==> flow/design.v <==
`timescale 1ns/1ps
`default_nettype none
module tlc_fsm_exp1(
    output reg [2:0] state, 		 
    output reg RstCount,			 
    output reg [1:0] highwaySignal, farmSignal,
    input wire [30:0] Count, 		 
    input wire Clk, Rst 			 
);
parameter 	Srst = 3'b110,
	  	S0 = 3'b000,
          		S1 = 3'b001,
         		S2 = 3'b010,
          		S3 = 3'b011,
          		S4 = 3'b100,
          		S5 = 3'b101;
parameter 	green  = 2'b00,
          		yellow = 2'b01,
          		red    = 2'b10;
    reg [2:0] nextState;
always@(state or Count)
case(state)
Srst: nextState = S0;
S0: begin
if(Count == 50000000)		 
nextState = S1; 		 
else  
nextState = S0; 		 
end
S1: begin
if(Count == 1500000000)		 
nextState = S2; 		 
else  
nextState = S1; 		 
end
S2: begin
		if(Count == 150000000)		 
			nextState = S3;		 
		else
			nextState = S2;		 
		end
	S3: begin
		if(Count == 50000000)		 
			nextState = S4;		 
		else
			nextState = S3;		 
		end
	S4: begin
		if(Count == 750000000)	 
			nextState = S5;		 
		else
			nextState = S4;		 
		end
S5: begin
if(Count == 150000000)		 
nextState = S0; 		 
else 				 
nextState = S5; 		 
end
default:	 
nextState = Srst;
endcase
    always@(state or Count)
        case(state)
            Srst : begin
                highwaySignal = red;
                farmSignal    = red;
                RstCount = 1;
            end
            S0: begin
                highwaySignal = red;
                farmSignal    = red;                
                if(Count == 50000000)		 
                    RstCount = 1; 		 
                else 				 
                    RstCount = 0; 		 
            end
            S1: begin
                highwaySignal = green;
                farmSignal    = red;                
                if(Count == 1500000000)		 
                    RstCount = 1; 		 
                else 				 
                    RstCount = 0; 		 
            end
            S2: begin
                highwaySignal = yellow;
                farmSignal    = red;                
                if(Count == 150000000)		 
                    RstCount = 1; 		 
                else 				 
                    RstCount = 0; 		 
            end
            S3: begin
                highwaySignal = red;
                farmSignal    = red;                
                if(Count == 50000000)		 
                    RstCount = 1; 		 
                else  
                    RstCount = 0; 		 
            end
            S4: begin
                highwaySignal = red;
                farmSignal    = green;                
                if(Count == 750000000)	 
                    RstCount = 1; 		 
                else 				 
                    RstCount = 0; 		 
            end
            S5: begin
                highwaySignal = red;
                farmSignal    = yellow;                
                if(Count == 150000000)		 
                    RstCount = 1; 		 
                else 				 
                    RstCount = 0; 		 
            end
          default: begin			 
                highwaySignal = red;
                farmSignal    = red;                
                RstCount = 1; 
end
        endcase
    always@(posedge Clk)
        if(Rst)
            state <= Srst;
        else
            state <= nextState;
endmodule
-- From RTL to reports: tlc_fsm_exp1
What the tools print for tlc_fsm_exp1, step after step.
Lines are those of the file above, counted from 1.
Operators carry their Yosys type and port widths (W data, S select, Z words).
Not given: -
- top module: tlc_fsm_exp1
- clock: Clk
- library: sky130hd
- corner: tt_025C_1v80

-- Word level
Source: Yosys, flattened and elaborated, memories not mapped. Widths are those after wreduce; folded enables and synchronous resets count as part of the registers. Registers that Yosys merges into a memory's read port (data or address) are not register bits. Print and check cells do not count.
- register bits at 3
- output and inout bits: 8
- eq/ne operators at 10
- noted mux-type cells: 14
- reduce/logical cells: 3
- operators with widths (kind ; number):
    $eq A31 B26 Y1 const B ; 1
    $eq A31 B28 Y1 const B ; 1
    $eq A31 B30 Y1 const B ; 1
    $eq A31 B31 Y1 const B ; 1
    $pmux W3 S7 ; 1
    $eq A3 B3 Y1 const B ; 3
    $pmux W2 S2 ; 2
    $mux W1 ; 7
    $eq A3 B2 Y1 const B ; 2
    $mux W3 ; 2
    $reduce_or A2 Y1 ; 2
    $pmux W1 S4 ; 1
    $eq A3 B1 Y1 const B ; 1
    $logic_not A3 Y1 ; 1
    $mux W2 ; 1

-- Depth
Yosys ltp: most cells in a row. Word level: on the elaborated netlist, between registers, memories and ports. Mapped: between sequential cells and ports; inverters and the memories' decode and read muxes count.
- depth after elaboration at 3
- ABC_AREA: 0
- depth in mapped cells: 6

-- After synthesis
Yosys stat after the flow's synthesis: flattened, memories mapped to cells. It holds for the ABC_AREA given above (unset counts as 0); a run with the other value may have another netlist.
Totals and module areas in this step are rounded.
- noted standard cells after synthesis: 83
- chip area (Yosys) at 659 um2
- sequential area: 60.1 um2
- noted flip-flops: 3
- noted buffers: 3
- cells by type (cell type ; number):
    sky130_fd_sc_hd__dfxtp_1 ; 3
    sky130_fd_sc_hd__nor4bb_1 ; 6
    sky130_fd_sc_hd__nor4b_4 ; 2
    sky130_fd_sc_hd__nand4_1 ; 7
    sky130_fd_sc_hd__nor2_1 ; 8
    sky130_fd_sc_hd__nor4_2 ; 2
    sky130_fd_sc_hd__nor4_4 ; 1
    sky130_fd_sc_hd__nand3_1 ; 4
    sky130_fd_sc_hd__nor3_1 ; 4
    sky130_fd_sc_hd__nor3_2 ; 2
    sky130_fd_sc_hd__nand2_1 ; 5
    sky130_fd_sc_hd__a21o_1 ; 2
    sky130_fd_sc_hd__buf_4 ; 2
    sky130_fd_sc_hd__inv_1 ; 4
    sky130_fd_sc_hd__nor4b_2 ; 1
    sky130_fd_sc_hd__o31ai_1 ; 2
    sky130_fd_sc_hd__a31oi_1 ; 2
    sky130_fd_sc_hd__and4bb_1 ; 1
Other cell types: 20; their cells: 25.

-- Path before layout
Source: OpenSTA report_checks on the synthesized netlist (no wires, ideal clock, input and output delay 20% of the period each), path of least setup slack; recovery checks are left aside. Register names are those of the netlist, which keeps one name where synthesis merged equal registers.
- path kind: input to output
- from: input port Count[1]
- to: output port RstCount
- period: 1850 ps
- input delay at 370 ps
- noted external output delay: 370 ps
- launch time at the first pin at 370 ps
- noted arrival: 1326 ps
- data required time: 1480 ps
- slack at 154 ps
- noted delay of the path: 956 ps
- driving pins on the path at 5
- path buffers: 0
- period reached after synthesis at 1696 ps
"delay of the path" = arrival - input delay + setup time.
At an output port there is no setup time.
"driving pins on the path" counts driving pins, that of a launching flip-flop among them; a cell with two outputs on the path counts twice.
"period reached after synthesis" = period - worst setup slack (recovery checks aside). The figure is calculated, with input and output delays left at 20% of the set period.
Between the ends stands the longest chain of elaborated cells between them, by number of cells; it is not shown to be the way that was timed. Of several equally long chains one is given.
Each line given opens the expression or statement behind the cell; cells for indexed reads and writes are added by Yosys, which also makes memories of some case tables.
- cells stage by stage: sky130_fd_sc_hd__nor4_4 > sky130_fd_sc_hd__nand4_2 > sky130_fd_sc_hd__nor3_2 > sky130_fd_sc_hd__a21oi_1 > sky130_fd_sc_hd__nand4_1
- noted cells in the longest elaborated chain: 3
- noted elaborated cells between the ends (all ways): 9
- RTL lines, path post-synthesis (item ; RTL line ; text):
    from (decl) ; 7 ; input wire [30:0] Count,
    $eq A31 B28 Y1 ; 89 ; if(Count == 150000000)
    $mux W1 ; 89 ;
    $pmux W1 S4 ; 64 ; case(state)
    to (decl) ; 5 ; output reg RstCount,

-- Path in the finished layout
From the final timing report of flow run 2: the path of least setup slack in the routed layout; clock arrival at registers is part of the times.
The path's times are printed in steps of 10 ps; the period is the one set.
- path kind: input to output
- from: input port Count[26]
- to: output port RstCount
- period: 2400 ps
- input delay at 480 ps
- noted external output delay: 480 ps
- launch time at the first pin at 480 ps
- noted arrival: 1930 ps
- data required time: 1920 ps
- slack at -10 ps
- driving pins on the path at 7
- path buffers: 2
Between the ends stands the longest chain of elaborated cells between them, by number of cells; it is not shown to be the way that was timed. Of several equally long chains one is given.
- cells stage by stage: sky130_fd_sc_hd__dlygate4sd2_1 > sky130_fd_sc_hd__nor4bb_1 > sky130_fd_sc_hd__nand4_1 > sky130_fd_sc_hd__nor3_2 > sky130_fd_sc_hd__a21oi_1 > sky130_fd_sc_hd__nand4_1 > sky130_fd_sc_hd__buf_2
- noted cells in the longest elaborated chain: 3
- noted elaborated cells between the ends (all ways): 9
- RTL lines, path post-layout (item ; RTL line ; text):
    from (decl) ; 7 ; input wire [30:0] Count,
    $eq A31 B28 Y1 ; 89 ; if(Count == 150000000)
    $mux W1 ; 89 ;
    $pmux W1 S4 ; 64 ; case(state)
    to (decl) ; 5 ; output reg RstCount,

Add stored flow runs of tlc_fsm_exp1

tlc_fsm_exp1 through Yosys and OpenROAD on sky130hd: 2 stored runs, unordered, with their settings and measured results. The constraints put input and output delay at 20% of the set period each and load the outputs with 0.01 pF.
By "clock period achieved" is meant the clock period of the run minus its worst setup slack. This is arithmetic on one report: input and output delays are still those of the set period (20% each).
"time used up by the worst setup path": the worst setup path's part of the clock period (all of it between registers, 20% less for each end at a port) less its slack. A launch clock that arrives late makes it longer, a capture clock that arrives late makes it shorter.
"time used up by the worst setup path" is known to 10 ps.
The results are shown rounded.

Flow run 1

==> flow/run.sh <==
#!/bin/bash
# the make line also repeats the synthesis and layout settings of config.mk as NAME=value (left out here)
make -C /OpenROAD-flow-scripts/flow DESIGN_CONFIG=/design/flow/config.mk WORK_HOME=/design/flow/orfs CLKGATE_MAP_FILE= finish
==> flow/config.mk <==
export PLATFORM = sky130hd
export DESIGN_NAME = tlc_fsm_exp1
export DESIGN_NICKNAME = tlc_fsm_exp1
export VERILOG_FILES = /design/flow/design.v
export SDC_FILE = /design/flow/constraint.sdc
export NUM_CORES = 4
export LEC_CHECK = 0
export ABC_AREA = 1
export CAP_MARGIN = 15
export CELL_PAD_IN_SITES_DETAIL_PLACEMENT = 1
export CELL_PAD_IN_SITES_GLOBAL_PLACEMENT = 1
export CORE_ASPECT_RATIO = 0.74
export CORE_MARGIN = 9
export CORE_UTILIZATION = 59
export CTS_CLUSTER_DIAMETER = 34
export MIN_ROUTING_LAYER = met2
export SLEW_MARGIN = 20
==> flow/constraint.sdc <==
create_clock -name core_clock -period 2.84 [get_ports {Clk}]
set_input_delay 0.5680 -clock core_clock [delete_from_list [all_inputs] [get_ports {Clk}]]
set_output_delay 0.5680 -clock core_clock [all_outputs]
set_load 0.01 [all_outputs]

Flow run 1: no final report: floorplanning broke off with PDN-0185.

Flow run 2

==> flow/run.sh <==
#!/bin/bash
# the make line also repeats the synthesis and layout settings of config.mk as NAME=value (left out here)
make -C /OpenROAD-flow-scripts/flow DESIGN_CONFIG=/design/flow/config.mk WORK_HOME=/design/flow/orfs CLKGATE_MAP_FILE= finish
==> flow/config.mk <==
export PLATFORM = sky130hd
export DESIGN_NAME = tlc_fsm_exp1
export DESIGN_NICKNAME = tlc_fsm_exp1
export VERILOG_FILES = /design/flow/design.v
export SDC_FILE = /design/flow/constraint.sdc
export NUM_CORES = 4
export LEC_CHECK = 0
export ABC_AREA = 0
export CAP_MARGIN = 20
export CELL_PAD_IN_SITES_DETAIL_PLACEMENT = 0
export CORE_MARGIN = 8
export CORE_UTILIZATION = 37
export CTS_CLUSTER_SIZE = 98
export MAX_ROUTING_LAYER = met4
export PLACE_DENSITY_LB_ADDON = 0.02
export SLEW_MARGIN = 15
export TNS_END_PERCENT = 20
==> flow/constraint.sdc <==
create_clock -name core_clock -period 2.4 [get_ports {Clk}]
set_input_delay 0.4800 -clock core_clock [delete_from_list [all_inputs] [get_ports {Clk}]]
set_output_delay 0.4800 -clock core_clock [all_outputs]
set_load 0.01 [all_outputs]

Measured in flow run 2:
- area of the synthesized netlist at 659 um2
- utilization after layout at 0.807
- area inside the die boundary at 3390 um2
- standard-cell area after layout: 1380 um2
- noted the time used up by the worst setup path: 1450 ps
- type of the worst setup path: input to output
- clock period achieved: 2412 ps
- worst setup slack after layout at -12 ps
- summed negative setup slack at -12 ps
